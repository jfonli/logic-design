==> flow/design.v <==
module full_adder(a, b, cin, cout, sum) ;
	input a, b, cin;
	output cout, sum;
	reg cout;
	reg sum;
	always @(a or b or cin) begin
		case({a,b,cin})
		0:begin cout = 0; sum = 0; end
		1:begin cout = 0; sum = 1; end
		2:begin cout = 0; sum = 1; end
		3:begin cout = 1; sum = 0; end
		4:begin cout = 0; sum = 1; end
		5:begin cout = 1; sum = 0; end
		6:begin cout = 1; sum = 0; end
		7:begin cout = 1; sum = 1; end
		endcase
	end
endmodule
module adderSubtractor(a, b, cin, cout, sum) ;
    parameter n = 5;
    input signed[n - 1 : 0] a, b;
    input cin;
    output signed[n - 1 : 0] sum;
    output cout;
	wire b0;
	wire b1;
	wire b2;
	wire b3;
	wire b4;
	wire c0;
	wire c1;
	wire c2;
	wire c3;
	wire c4;
	xor x1(b0, b[0], cin);
	xor x2(b1, b[1], cin);
	xor x3(b2, b[2], cin);
	xor x4(b3, b[3], cin);
	xor x5(b4, b[4], cin);
	full_adder f1(a[0], b0, cin, c0, sum[0]);
	full_adder f2(a[1], b1, c0, c1, sum[1]);
	full_adder f3(a[2], b2, c1, c2, sum[2]);
	full_adder f4(a[3], b3, c2, c3, sum[3]);
	full_adder f5(a[4], b4, c3, c4, sum[4]);
	xor x6(cout, c3, c4);
endmodule
module TBT(clk , rst , start , data , en , addr , fin , result);
    parameter datawidth = 5;
    parameter memwidth = 5;
    input clk , rst , start;
    input [datawidth - 1 : 0] data;
    output en , fin;
    output [memwidth - 1 : 0] addr;
    output [datawidth - 1 : 0] result;
    reg state , next_state;
    reg [memwidth - 1 : 0] num , next_num;
    reg [memwidth - 1 : 0] leng , next_leng;
    reg [datawidth - 1 : 0] ans , next_ans;
	reg [datawidth - 1 : 0] latt, next_latt;
	wire [datawidth-1:0] temp2;
	wire [datawidth-1:0] temp1;
	wire [datawidth-1:0] temp11;
	wire [datawidth-1:0] temp12;
	wire overflow;
	adderSubtractor a1(ans, 5'd2, 1'b0, overflow, temp2);
	adderSubtractor a2(ans, 5'd1, 1'b0, overflow, temp1);
	adderSubtractor a3(ans, -5'd1, 1'b0, overflow, temp11);
	adderSubtractor a4(ans, -5'd2, 1'b0, overflow, temp12);
    always@(posedge rst or posedge clk)begin
        if(rst == 1'b1)begin
            state <= 1'd0;
            num <= 5'd31;
            leng <= 5'd0;
            ans <= 5'd0;
			latt <= 5'd5;
        end
        else begin
            state <= next_state;
            num <= next_num;
            leng <= next_leng;
            ans <= next_ans;
			latt <= next_latt;
        end
    end
    always@(*)begin
        next_num = num + 5'd1;
        next_leng = leng;
        next_ans = ans;
        next_state = state;
		next_latt = latt;
        case(state)
            1'd0:begin
                next_state = (start == 1'b1)? 1'd1 : 1'd0;
                next_num = (start == 1'b1)? 5'd0 : 5'd31;
                next_leng = (start == 1'b1)? data : leng;
				next_latt = (start == 1'b1)? 5'd5 : latt;
            end
            1'd1:begin
				if (num < leng)begin
					case(latt)
						5'd1:begin
						case(data)
							5'd2:begin next_ans = ans;
										next_latt = latt;
								end
							5'd1:begin next_ans = temp11;
											next_latt = 5'd2;
									end
							5'd4:begin next_ans = temp11;
										next_latt = 5'd4;
									end
							5'd3:begin next_ans = ans;
										next_latt = latt;
									end
							default:begin next_ans = ans;
										next_latt = latt;
									end
						endcase
						end
						5'd2:begin
						case(data)
							5'd2:begin next_ans = ans;
										next_latt = latt;
								end
							5'd1:begin next_ans = temp2;
											next_latt = 5'd3;
									end
							5'd4:begin next_ans = ans;
										next_latt = 5'd5;
									end
							5'd3:begin next_ans = temp12;
										next_latt = 5'd1;
									end
							default:begin next_ans = ans;
										next_latt = latt;
									end
						endcase
						end
						5'd3:begin
						case(data)
							5'd2:begin next_ans = ans;
										next_latt = latt;
								end
							5'd1:begin next_ans = ans;
											next_latt = latt;
									end
							5'd4:begin next_ans = temp1;
										next_latt = 5'd6;
									end
							5'd3:begin next_ans = temp11;
										next_latt = 5'd2;
									end
							default:begin next_ans = ans;
										next_latt = latt;
									end
						endcase
						end
						5'd4:begin
						case(data)
							5'd2:begin next_ans = temp12;
										next_latt = 5'd1;
								end
							5'd1:begin next_ans = ans;
											next_latt = 5'd5;
									end
							5'd4:begin next_ans = temp2;
										next_latt = 5'd7;
									end
							5'd3:begin next_ans = ans;
										next_latt = latt;
									end
							default:begin next_ans = ans;
										next_latt = latt;
									end
						endcase
						end
						5'd5:begin
						case(data)
							5'd2:begin next_ans = temp11;
										next_latt = 5'd2;
								end
							5'd1:begin next_ans = temp1;
											next_latt = 5'd6;
									end
							5'd4:begin next_ans = temp1;
										next_latt = 5'd8;
									end
							5'd3:begin next_ans = temp11;
										next_latt = 5'd4;
									end
							default:begin next_ans = ans;
										next_latt = latt;
									end
						endcase
						end
						5'd6:begin
						case(data)
							5'd2:begin next_ans = temp2;
										next_latt = 5'd3;
								end
							5'd1:begin next_ans = ans;
											next_latt = latt;
									end
							5'd4:begin next_ans = temp12;
										next_latt = 5'd9;
									end
							5'd3:begin next_ans = ans;
										next_latt = 5'd5;
									end
							default:begin next_ans = ans;
										next_latt = latt;
									end
						endcase
						end
						5'd7:begin
						case(data)
							5'd2:begin next_ans = temp11;
										next_latt = 5'd4;
								end
							5'd1:begin next_ans = temp1;
											next_latt = 5'd8;
									end
							5'd4:begin next_ans = ans;
										next_latt = latt;
									end
							5'd3:begin next_ans = ans;
										next_latt = latt;
									end
							default:begin next_ans = ans;
										next_latt = latt;
									end
						endcase
						end
						5'd8:begin
						case(data)
							5'd2:begin next_ans = ans;
										next_latt = 5'd5;
								end
							5'd1:begin next_ans = temp12;
											next_latt = 5'd9;
									end
							5'd4:begin next_ans = ans;
										next_latt = latt;
									end
							5'd3:begin next_ans = temp2;
										next_latt = 5'd7;
									end
							default:begin next_ans = ans;
										next_latt = latt;
									end
						endcase
						end
						5'd9:begin
						case(data)
							5'd2:begin next_ans = temp1;
										next_latt = 5'd6;
								end
							5'd1:begin next_ans = ans;
											next_latt = latt;
									end
							5'd4:begin next_ans = ans;
										next_latt = latt;
									end
							5'd3:begin next_ans = temp1;
										next_latt = 5'd8;
									end
							default:begin next_ans = ans;
										next_latt = latt;
									end
						endcase
						end
					endcase
					end
					else begin
						next_ans = ans;
						next_latt = latt;
					end
            end
        endcase
    end
    assign en = 1'b1;
    assign addr = num;
    assign fin = (start == 1'b1 && num == leng)? 1'b1 : 1'b0;
    assign result = (fin == 1'b1)? ans : 5'd0;
endmodule
# Tool chain data of TBT

What the tools print for TBT, step after step.
Line numbers count from 1 in the design file above.
Operators carry their Yosys type and port widths (W data, S select, Z words).
Library cell names are shortened.
Not given: -

Design top: TBT
Clock input: clk
Library: sky130hd
Corner: tt_025C_1v80

# Word-level counts

Yosys after proc, flatten, opt, wreduce and memory -nomap, before mapping. Memory bits, and registers merged into a memory's read port (data or address), are not among the register bits. Print and check cells are not counted.
Yosys's memory passes give these memory sizes; they may raise the number of words (mostly to a power of two), join words into wider ones and drop unused or constant bits.

Memory cells: 20
Register bits: 21
Output and inout port bits: 12
Bits in read-only memories: 320

Equal/unequal tests: 33
$add $sub $neg: 1
Bitwise logic cells: 1
Mux-type cells: 33
Magnitude comparators: 1
Reductions and logical operators: 6

Memories:

| memory           | words | width | rd ports | write ports | line | RTL |
| (name not given) | 8     | 2     | 1        | 0           | 7    | `case({a,b,cin})` |
| (name not given) | 8     | 2     | 1        | 0           | 7    |  |
| (name not given) | 8     | 2     | 1        | 0           | 7    |  |
| (name not given) | 8     | 2     | 1        | 0           | 7    |  |
| (name not given) | 8     | 2     | 1        | 0           | 7    |  |
| (name not given) | 8     | 2     | 1        | 0           | 7    |  |

Memories not listed: 14.

Operator list:

| cell                  | count |
| $pmux W5 S2           | 13 |
| $pmux W5 S9           | 2 |
| $pmux W5 S3           | 4 |
| $mux W5               | 10 |
| $ne A4 B4 Y1 const B  | 9 |
| $eq A5 B3 Y1 const B  | 5 |
| $reduce_and A12 Y1    | 2 |
| $eq A5 B2 Y1 const B  | 4 |
| $ne A5 B5 Y1 const B  | 4 |
| $pmux W5 S4           | 1 |
| $ne A10 B1 Y1 const B | 1 |
| $eq A5 B1 Y1 const B  | 2 |
| $eq A5 B4 Y1 const B  | 2 |
| $ne A3 B3 Y1 const B  | 2 |
| $ne A6 B6 Y1 const B  | 1 |
| $add A5 B1 Y5 const B | 1 |
| $lt A5 B5 Y1          | 1 |
| $eq A5 B5 Y1          | 1 |
| $reduce_or A2 Y1      | 2 |
| $ne A2 B1 Y1 const B  | 1 |
| $ne A2 B2 Y1 const B  | 1 |
| $reduce_and A2 Y1     | 1 |
| $pmux W1 S2           | 1 |
| $mux W1               | 2 |
| $logic_and A1 B1 Y1   | 1 |
| $not A1 Y1            | 1 |

# Depth

Longest topological path by Yosys (ltp), each cell counted once; first at word level (registers and memories cut), then after technology mapping (sequential cells cut; the memories' decode and read muxes count).

Depth in word-level cells: 6
ABC_AREA: 0
Depth in mapped cells: 10
Depth with buffers taken out: 10

# Netlist

The flow's flattened synthesis, as Yosys stat reports it; memories are mapped. The netlist is that of the ABC_AREA named above (0 if unset); the other value can give another one.
Totals and module areas in this step are rounded.

Flip-flop cells: 25
Sequential part of the area: 630 um2
Mapped area: 2100 um2
Standard cells after synthesis: 253
Buffer cells: 18

Cell types:

| type      | count |
| dfrtp_1   | 19 |
| ha_1      | 16 |
| dfstp_2   | 6 |
| o21ai_0   | 23 |
| a21oi_1   | 15 |
| nand2_1   | 20 |
| nor2_1    | 15 |
| nor2b_1   | 9 |
| inv_1     | 14 |
| mux2i_1   | 5 |
| nor3_1    | 10 |
| clkbuf_1  | 12 |
| nand2b_1  | 7 |
| xor2_1    | 5 |
| nand3_1   | 8 |
| o211ai_1  | 4 |
| o21ai_1   | 6 |
| a2111oi_4 | 1 |

Not listed: further types 40, cells in them 58.

# Path before layout

Source: OpenSTA report_checks on the synthesized netlist (no wires, ideal clock, input and output delay 20% of the period each), path of least setup slack; recovery checks are left aside. Register names are those of the netlist, which keeps one name where synthesis merged equal registers.

Path kind: input to register
Start point: in data[3]
End point: reg ans[1]
Path delay: 1.924 ns
Path slack: 1.477 ns
Clock period: 4.25 ns
Data arrival time: 2.655 ns
Driving pins on the path: 8
Setup time: 0.119 ns
Launch time at the first pin: 0.850 ns
Synthesis period reached: 2.773 ns

"path delay" = arrival - input delay + setup time.
"driving pins on the path" counts driving pins, that of a launching flip-flop among them; a cell with two outputs on the path counts twice.
"synthesis period reached" is the clock period less the worst setup slack; recovery checks do not enter. This is arithmetic on one report: input and output delays are still those of the set period (20% each).
The rows between start and end are the longest chain of elaborated cells between them; the timing report does not say that the signal goes this way. Where chains are equally long, one stands for them.
Each line given opens the expression or statement behind the cell; cells for indexed reads and writes are added by Yosys, which also makes memories of some case tables.

Cell sequence: buf_6 or4b_4 buf_6 a32oi_1 o211ai_1 a2111oi_4 o211ai_1 o21a_1
Length of the longest elaborated chain: 6
Elaborated cells on any way between the ends: 28
Those cells by class: eq/ne: 13; mux: 12; reduce/logical: 3

Ends and longest elaborated chain, after synthesis:

| element          | line | RTL |
| start, declared  | 51   | `input [datawidth - 1 : 0] data;` |
| $eq A5 B2 Y1     | 254  | `case(data)` |
| $reduce_or A2 Y1 | -    |  |
| $mux W5          | 254  |  |
| $pmux W5 S9      | 100  | `case(latt)` |
| $mux W5          | 99   | `if (num < leng)begin` |
| $mux W5          | 91   | `case(state)` |
| end, assigned    | 74   | `ans <= 5'd0;` |
| end, assigned    | 81   | `ans <= next_ans;` |
| end, declared    | 58   | `reg [datawidth - 1 : 0] ans , next_ans;` |

# Worst path after layout

From the final timing report of run A: the path of least setup slack in the routed layout; clock arrival at registers is part of the times.

Path kind: register to output
Start point: reg num[0]
End point: out result[4]
Driving pins on the path: 8
Clock period: 3.26 ns
Path slack: 0.76 ns
Launch time at the first pin: 0.29 ns
External output delay: 0.65 ns
Data arrival time: 1.84 ns

The rows between start and end are the longest chain of elaborated cells between them; the timing report does not say that the signal goes this way. Where chains are equally long, one stands for them.

Cell sequence: dfstp_2 inv_1 ha_1 nand4_1 buf_4 nor2_2 and2_1 clkdlybuf4s15_1
Length of the longest elaborated chain: 4
Elaborated cells on any way between the ends: 4
Those cells by class: eq/ne: 1; mux: 2; reduce/logical: 1

Ends and longest elaborated chain, after layout:

| element             | line | RTL |
| start, declared     | 56   | `reg [memwidth - 1 : 0] num , next_num;` |
| start, assigned     | 72   | `num <= 5'd31;` |
| start, assigned     | 79   | `num <= next_num;` |
| $eq A5 B5 Y1        | 283  | `assign fin = (start == 1'b1 && num == leng)? 1'b1 : 1'b0;` |
| $logic_and A1 B1 Y1 | 283  |  |
| $mux W1             | 283  |  |
| $mux W5             | 284  | `assign result = (fin == 1'b1)? ans : 5'd0;` |
| end, declared       | 54   | `output [datawidth - 1 : 0] result;` |

# Flow runs of TBT

2 stored runs of TBT in the flow (synthesis by Yosys, layout by OpenROAD, sky130hd cells), in arbitrary order. Constraints: input delay and output delay 20% of the set period each, output load 0.01 pF.
"reached clock period" means the clock period less the worst setup slack. The figure is calculated, with input and output delays left at 20% of the set period.
"critical setup path time" means the part of the period allowed to the worst setup path (the constraints hold back 20% at inputs and 20% at outputs) less its slack; where the path has registers, the arrival times of their clocks count too.
By "power consumption" is meant OpenSTA's value without simulated activity: inputs other than the clock are taken to toggle once in ten clock periods, and the tool carries that through the logic.
Results are given in rounded form.
Among the settings, n/a means not set for that run.

| item                                         | run A              | run B              |
| period_ns                                    | 3.26               | 2.78               |
| CORE_UTILIZATION                             | 42                 | 64                 |
| SETUP_SLACK_MARGIN                           | 0.68               | n/a                |
| PLACE_DENSITY_LB_ADDON                       | 0.03               | 0.1                |
| HOLD_SLACK_MARGIN                            | -0.06              | n/a                |
| CORE_ASPECT_RATIO                            | 1.4                | n/a                |
| CORE_MARGIN                                  | 5                  | 7                  |
| CELL_PAD_IN_SITES_GLOBAL_PLACEMENT           | 2                  | n/a                |
| ABC_AREA                                     | 0                  | 1                  |
| CTS_CLUSTER_SIZE                             | 80                 | 44                 |
| CTS_CLUSTER_DIAMETER                         | 318                | n/a                |
| CAP_MARGIN                                   | 40                 | 20                 |
| SLEW_MARGIN                                  | 20                 | 20                 |
| MIN_ROUTING_LAYER                            | met2               | met1               |
| TNS_END_PERCENT                              | n/a                | 70                 |
| power consumption (W)                        | 0.0018             | 0.0015             |
| critical setup path time (ns)                | 1.84               | 2.08               |
| critical path kind                           | register to output | register to output |
| post-synthesis cell area (um2)               | 2100               | 2200               |
| standard-cell area of the final layout (um2) | 2500               | 2500               |
| overall die area (um2)                       | 6500               | 5300               |
| worst setup slack after layout (ns)          | 0.76               | 0.15               |
| utilization (%)                              | 52                 | 74                 |
| total negative slack on setup checks (ns)    | 0.000              | 0.000              |
| smallest hold slack (ns)                     | 0.51               | 0.53               |
| reached clock period (ns)                    | 2.496              | 2.635              |
